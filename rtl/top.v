==> flow/design.v <==
module read_write_control (pclk,
                           presetn,
			   pwrite,
			   psel,
			   penable,
			   paddr,
			   pwdata,
			   prdata,
			   pready,
			   pslverr,
			   load,
			   en,
			   up_down,
			   cks,
			   reg_tdr,
			   ovf,
			   udf
			  );
  input wire pclk,presetn,pwrite,psel,penable;
  input wire [7:0] paddr,pwdata;
  output wire pready,pslverr;
  output reg [7:0] prdata;
  input wire ovf, udf;
  output wire load, en, up_down;
  output reg [7:0] reg_tdr;
  output wire [1:0] cks;
  reg [7:0] reg_tcr;
  reg [2:0] psel_reg;
  wire apb_wr_en;
  wire apb_rd_en;
  reg s_ovf, s_udf;
  assign load = reg_tcr[7];
  assign up_down = reg_tcr[5];
  assign en = reg_tcr[4];
  assign cks = reg_tcr[1:0];
  assign pready = 1'b1;
  assign pslverr = 1'b0;
  assign apb_wr_en = pwrite & penable & pready;   
  assign apb_rd_en = (~pwrite) & penable & pready;   
  always @(paddr or psel or psel_reg)
  begin
  if(psel==0)
    psel_reg = 3'b000;
  else
    case(paddr[1:0])
      2'b00: psel_reg = 3'b001;
      2'b01: psel_reg = 3'b010;
      2'b10: psel_reg = 3'b100;
      default: psel_reg = 3'b000;
    endcase
  end
  always @(paddr or psel or apb_rd_en)
  begin
  if(!(psel && apb_rd_en))
    prdata = 8'b0000_0000;
  else
    case(paddr[1:0])
      2'b00: prdata = reg_tcr;
      2'b01: prdata = reg_tdr;
      2'b10: prdata = {6'h0,s_udf,s_ovf};
      default: prdata = 8'b0000_0000;
    endcase
  end
  always @(posedge pclk or negedge presetn)
  begin
    if(presetn==0)
      reg_tcr <= 8'h00;
    else if(psel_reg[0] && apb_wr_en)
      reg_tcr <= {pwdata[7],1'b0,pwdata[5:4],2'b00,pwdata[1:0]};
    else
      reg_tcr <= reg_tcr;
  end
  always @(posedge pclk or negedge presetn)
  begin
    if(presetn==0)
      reg_tdr <= 8'h00;
    else if(psel_reg[1] && apb_wr_en)
      reg_tdr <= pwdata;
    else
      reg_tdr <= reg_tdr;
  end
  always @(posedge pclk or negedge presetn)
  begin
    if(presetn==0)
      s_ovf <= 1'b0;
    else if(ovf)
           s_ovf <= 1'b1;
    else if(psel_reg[2] && apb_wr_en) begin
      if(pwdata[0] == 0)
        s_ovf <= 1'b0;
      else
        s_ovf <= s_ovf;
    end
  end
  always @(posedge pclk or negedge presetn)
  begin
    if(presetn==0)
      s_udf <= 1'b0;
    else if(udf)
           s_udf <= 1'b1;
    else if(psel_reg[2] && apb_wr_en) begin
      if(pwdata[0] == 0)
        s_udf <= 1'b0;
      else
        s_udf <= s_udf;
    end
  end
endmodule  
module timer (clk,pclk,presetn,load,en,up_down,cks,reg_tdr,ovf,udf);
  input wire [3:0] clk;
  input wire pclk, presetn, en, load, up_down;
  input wire [7:0] reg_tdr;
  input wire [1:0] cks;
  output wire ovf;
  output wire udf;
  reg clk_in;
  reg clk_dly;   
  wire clk_out;   
  reg [7:0] cnt;  
  reg udf_t = 1'b0;  
  always @(clk or cks) begin
    case(cks)
      2'b00: clk_in = clk[0];
      2'b01: clk_in = clk[1];
      2'b10: clk_in = clk[2];
      2'b11: clk_in = clk[3];
    endcase
  end
  always @(posedge pclk) begin
    clk_dly <= clk_in;
  end
  assign clk_out = (~clk_dly) & clk_in;
  always @(posedge pclk) begin
    if(!presetn) cnt <= 8'h00;
    else begin  
      if(load) begin 
        cnt <= reg_tdr;
	udf_t <= 1'b1;
      end
      else if(!en)  
           cnt <= cnt;
      else if(!clk_out)  
	   cnt <= cnt;
	   else if(up_down)  
		  cnt <= cnt - 1'b1;  
		else
		  cnt <= cnt + 1'b1;   
    end
  end
  assign ovf = (clk_out == 1'b1) & (cnt == 8'hff) & (!up_down);
  always @(posedge up_down) begin
    if(!udf_t)
      cnt <= 8'hff;
    else begin
      cnt <= cnt;
      udf_t <= 1'b0;
    end
  end
  assign udf = (clk_out == 1'b1) & (cnt == 8'h00) & (up_down);
endmodule
module top(clk,pclk,presetn,psel,pwrite,penable,paddr,pwdata,prdata,pready,pslverr);
  input wire [3:0] clk;
  input wire pclk, presetn,psel,pwrite,penable;
  input wire [7:0] paddr, pwdata;
  output wire [7:0] prdata;
  output wire pready, pslverr;
  wire load, en, up_down, ovf, udf;
  wire [7:0] reg_tdr;
  wire [1:0] cks;
  read_write_control rw_ctrl (
                              .pclk(pclk),
			      .presetn(presetn),
			      .psel(psel),
			      .pwrite(pwrite),
			      .penable(penable),
			      .paddr(paddr),
			      .pwdata(pwdata),
			      .prdata(prdata),
			      .pready(pready),
			      .pslverr(pslverr),
			      .load(load),
			      .en(en),
			      .up_down(up_down),
			      .cks(cks),
			      .reg_tdr(reg_tdr),
			      .ovf(ovf),
			      .udf(udf)
			     );
  timer tmr (.clk(clk),
             .pclk(pclk), 
             .presetn(presetn),
             .load(load),
             .en(en),
	     .up_down(up_down),
	     .cks(cks),
	     .reg_tdr(reg_tdr),
	     .ovf(ovf),
	     .udf(udf)
	   );
endmodule
Tool chain data of top
The steps from the RTL of top to its reports follow in flow order.
Lines are those of the file above, counted from 1.
Library cell names are shortened.
{"block": "setup", "top": "top", "clock": "pclk", "cell_library": "sky130hd", "lib_corner": "tt_025C_1v80"}

Word-level counts
Yosys after proc, flatten, opt, wreduce and memory -nomap, before mapping. Memory bits, and registers merged into a memory's read port (data or address), are not among the register bits. Print and check cells are not counted. Equal cells are merged and count once.
{"block": "classes", "eq_ne": 6, "muxes": 8, "logic": 7, "n_reduce_logical": 10}
{"block": "ops", "cell": "8-bit parallel mux with 3-bit select", "n": 1}
{"block": "ops", "cell": "3-bit parallel mux with 3-bit select", "n": 1}
{"block": "ops", "cell": "8-bit 2-to-1 mux", "n": 1}
{"block": "ops", "cell": "2-bit equality test (second input constant)", "n": 3}
{"block": "ops", "cell": "1-bit bitwise AND", "n": 4}
{"block": "ops", "cell": "1-bit logical AND", "n": 4}
{"block": "ops", "cell": "2-bit by 1-bit equality test with 1-bit output (second input constant)", "n": 2}
{"block": "ops", "cell": "2-bit logical NOT", "n": 2}
{"block": "ops", "cell": "2-bit AND reduction", "n": 2}
{"block": "ops", "cell": "1-bit parallel mux with 4-bit select", "n": 1}
{"block": "ops", "cell": "1-bit NOT", "n": 3}
{"block": "ops", "cell": "3-bit 2-to-1 mux", "n": 1}
{"block": "ops", "cell": "1-bit 2-to-1 mux", "n": 3}
{"block": "ops", "cell": "2-bit by 1-bit != test with 1-bit output (second input constant)", "n": 1}
{"block": "ops", "cell": "2-bit nonzero test", "n": 1}
{"block": "ops", "cell": "1-bit logical NOT", "n": 1}
{"block": "word_totals", "regBits": 16, "in_bits": 25, "word_cells": 36}

Depth
Depth = most cells in a row (Yosys ltp): at word level without a register or memory, in the mapped netlist without a sequential cell, where the memories' decode and read muxes count.
{"block": "logic_depth", "ltp_word": 6, "abc_area": 0, "depth_mapped": 4, "depth_no_buf": 3}

After synthesis
The flow's flattened synthesis, as Yosys stat reports it; memories are mapped. The netlist is that of the ABC_AREA named above (0 if unset); the other value can give another one.
The area totals of this step are shown rounded.
{"block": "types", "cell_type": "dfrtp_1", "n": 14, "area_total_um2": 350.336}
{"block": "types", "cell_type": "mux2_2", "n": 13, "area_total_um2": 146.39}
{"block": "types", "cell_type": "mux2i_1", "n": 8, "area_total_um2": 80.077}
{"block": "types", "cell_type": "dfxtp_1", "n": 1, "area_total_um2": 20.019}
{"block": "types", "cell_type": "nor3_2", "n": 2, "area_total_um2": 20.019}
{"block": "types", "cell_type": "and2_1", "n": 3, "area_total_um2": 18.768}
{"block": "types", "cell_type": "nor4b_1", "n": 2, "area_total_um2": 17.517}
{"block": "types", "cell_type": "buf_4", "n": 2, "area_total_um2": 15.014}
{"block": "types", "cell_type": "nor2_1", "n": 4, "area_total_um2": 15.014}
{"block": "types", "cell_type": "nand2b_4", "n": 1, "area_total_um2": 13.763}
{"block": "types", "cell_type": "buf_6", "n": 1, "area_total_um2": 11.261}
{"block": "types", "cell_type": "or4b_1", "n": 1, "area_total_um2": 10.01}
{"block": "types", "cell_type": "a211o_1", "n": 1, "area_total_um2": 8.758}
{"block": "types", "cell_type": "conb_1", "n": 2, "area_total_um2": 7.507}
{"block": "types", "cell_type": "nand2_1", "n": 2, "area_total_um2": 7.507}
{"block": "types", "cell_type": "nand3b_1", "n": 1, "area_total_um2": 7.507}
{"block": "types", "cell_type": "o21a_1", "n": 1, "area_total_um2": 7.507}
{"block": "types", "cell_type": "nor4_1", "n": 1, "area_total_um2": 6.256}
Other cell types: 2; their cells: 2.
{"block": "mapped", "mapped_cells": 62, "mapped_area_um2": 774.5, "seq_area_um2": 370.4, "flip_flops": 15}
By module: a second synthesis without flattening, with its own total; a netlist apart from the flattened one above.
{"block": "hier_totals", "hier_cells": 65, "area_unflattened_um2": 844.6}
Rows give one instance, submodules left out.
{"block": "modules", "mod": "read_write_control", "n_inst": 1, "cells": 60, "area_um2": 783.3, "seq_area_um2": 375.4}
{"block": "modules", "mod": "timer", "n_inst": 1, "cells": 5, "area_um2": 61.3, "seq_area_um2": 20.0}
{"block": "modules", "mod": "top", "n_inst": 1, "cells": 0, "area_um2": 0.0, "seq_area_um2": 0.0}

Timing after synthesis
OpenSTA on the mapped netlist: ideal clock, no wires. The path of least setup slack (recovery checks aside). Input and output delay are each 20% of the period. Register names are those of the netlist, which keeps one name where synthesis merged equal registers.
{"block": "synth_timing", "path_type": "input port to flip-flop", "from": "input port paddr[0]", "to": "register rw_ctrl.s_ovf", "tclk_ns": 1.61, "setup_ns": 0.124, "launch_ns": 0.322, "arrival_time_ns": 1.311, "path_slack_ns": 0.175, "path_delay_ns": 1.113, "path_stages": 4, "n_path_buf": 1, "synth_period_reached_ns": 1.435}
"path_delay_ns" is the arrival time less input delay plus setup time.
"path_stages": output pins that drive a net of the path, with the launching flip-flop's if there is one; two outputs of one cell count as two.
"synth_period_reached_ns" is the clock period less the worst setup slack; recovery checks do not enter. This is arithmetic on one report: input and output delays are still those of the set period (20% each).
The rows between start and end are the longest chain of elaborated cells between them; the timing report does not say that the signal goes this way. Where chains are equally long, one stands for them.
A line is the first line of the expression or statement that the cell stems from. Yosys adds cells for indexed reads and writes and turns some case tables into memories.
A register here has more assigning lines than the two given.
{"block": "synth_via", "path_cell_list": "buf_6 > nand2b_4 > or4b_1 > a211o_1", "elab_chain_cells": 6, "cells_between": 10, "cone_classes": "eq/ne (2); mux (4); reduce/logical (4)"}
{"block": "synth_lines", "element": "start, declared", "line": 164, "rtl": "input wire [7:0] paddr, pwdata;"}
{"block": "synth_lines", "element": "2-bit equality test", "line": 45, "rtl": "case(paddr[1:0])"}
{"block": "synth_lines", "element": "3-bit parallel mux with 3-bit select", "line": 45}
{"block": "synth_lines", "element": "3-bit 2-to-1 mux", "line": 42, "rtl": "if(psel==0)"}
{"block": "synth_lines", "element": "1-bit logical AND", "line": 88, "rtl": "else if(psel_reg[2] && apb_wr_en) begin"}
{"block": "synth_lines", "element": "1-bit 2-to-1 mux", "line": 88}
{"block": "synth_lines", "element": "1-bit 2-to-1 mux", "line": 86, "rtl": "else if(ovf)"}
{"block": "synth_lines", "element": "end, assigned", "line": 85, "rtl": "s_ovf <= 1'b0;"}
{"block": "synth_lines", "element": "end, assigned", "line": 92, "rtl": "s_ovf <= s_ovf;"}
{"block": "synth_lines", "element": "end, declared", "line": 31, "rtl": "reg s_ovf, s_udf;"}

Worst path after layout
Path of least setup slack in the final report of run 1 (OpenROAD, finished layout, wires in). Where an end is a register, its clock arrival counts in the times.
{"block": "layout_timing", "path_type": "input port to output port", "from": "input port paddr[1]", "to": "output port prdata[3]", "tclk_ns": 1.96, "out_delay_ns": 0.39, "launch_ns": 0.39, "arrival_time_ns": 1.38, "path_slack_ns": 0.19, "path_stages": 4, "n_path_buf": 2}
The rows between start and end are the longest chain of elaborated cells between them; the timing report does not say that the signal goes this way. Where chains are equally long, one stands for them.
{"block": "layout_via", "path_cell_list": "dlygate4sd2_1 > nor4b_4 > and2_1 > dlygate4sd2_1", "elab_chain_cells": 3, "cells_between": 5, "cone_classes": "eq/ne (2); mux (2); reduce/logical (1)"}
{"block": "layout_lines", "element": "start, declared", "line": 164, "rtl": "input wire [7:0] paddr, pwdata;"}
{"block": "layout_lines", "element": "2-bit equality test", "line": 57, "rtl": "case(paddr[1:0])"}
{"block": "layout_lines", "element": "8-bit parallel mux with 3-bit select", "line": 57}
{"block": "layout_lines", "element": "8-bit 2-to-1 mux", "line": 54, "rtl": "if(!(psel && apb_rd_en))"}
{"block": "layout_lines", "element": "end, declared", "line": 165, "rtl": "output wire [7:0] prdata;"}

Flow measurements of top on sky130hd: 2 stored runs with different settings, listed in no order. Input and output delays are each 20% of the period that was set; the output load is 0.01 pF.
By "achieved_clock_period_ns" is meant the clock period of the run minus its worst setup slack. This is arithmetic on one report: input and output delays are still those of the set period (20% each).
"worst_setup_path_time_ns" is the time allowed to the run's worst setup path (the clock period less input and output delay, where it has them) less its slack. Clock arrival times count: a late capture clock shortens it, a late launch clock lengthens it.
"fin_power_w" rests on the timing tool's default activity at the inputs, not on a simulated workload.
Values from the reports are rounded here.

{"run": "run 1", "settings": { "period_ns": 1.96, "CAP_MARGIN": 20, "CORE_MARGIN": 2, "CORE_UTILIZATION": 40, "SLEW_MARGIN": 20 }, "results": { "yosys_chip_area_um2": 774.5, "dieArea_um2": 2304, "post_route_stdcell_area_um2": 1154, "final_util_pct": 64.7, "setup_ws_ns": 0.193, "total_negative_slack_ns": 0.000, "fin_hold_ws_ns": 0.507, "fin_power_w": 0.0007827, "achieved_clock_period_ns": 1.767, "worst_setup_path_time_ns": 0.98, "timing.worst_path_kind": "input port to output port" }}
{"run": "run 2", "settings": { "period_ns": 1.65, "CORE_UTILIZATION": 58, "SETUP_SLACK_MARGIN": -0.06, "PLACE_DENSITY": 0.55, "CELL_PAD_IN_SITES_GLOBAL_PLACEMENT": 3, "TNS_END_PERCENT": 75, "GPL_ROUTABILITY_DRIVEN": 0, "SLEW_MARGIN": 0, "MIN_ROUTING_LAYER": "met1", "MAX_ROUTING_LAYER": "met5", "CAP_MARGIN": 20, "CORE_MARGIN": 2 }, "outcome": "no final report: placement broke off with GPL-0301"}
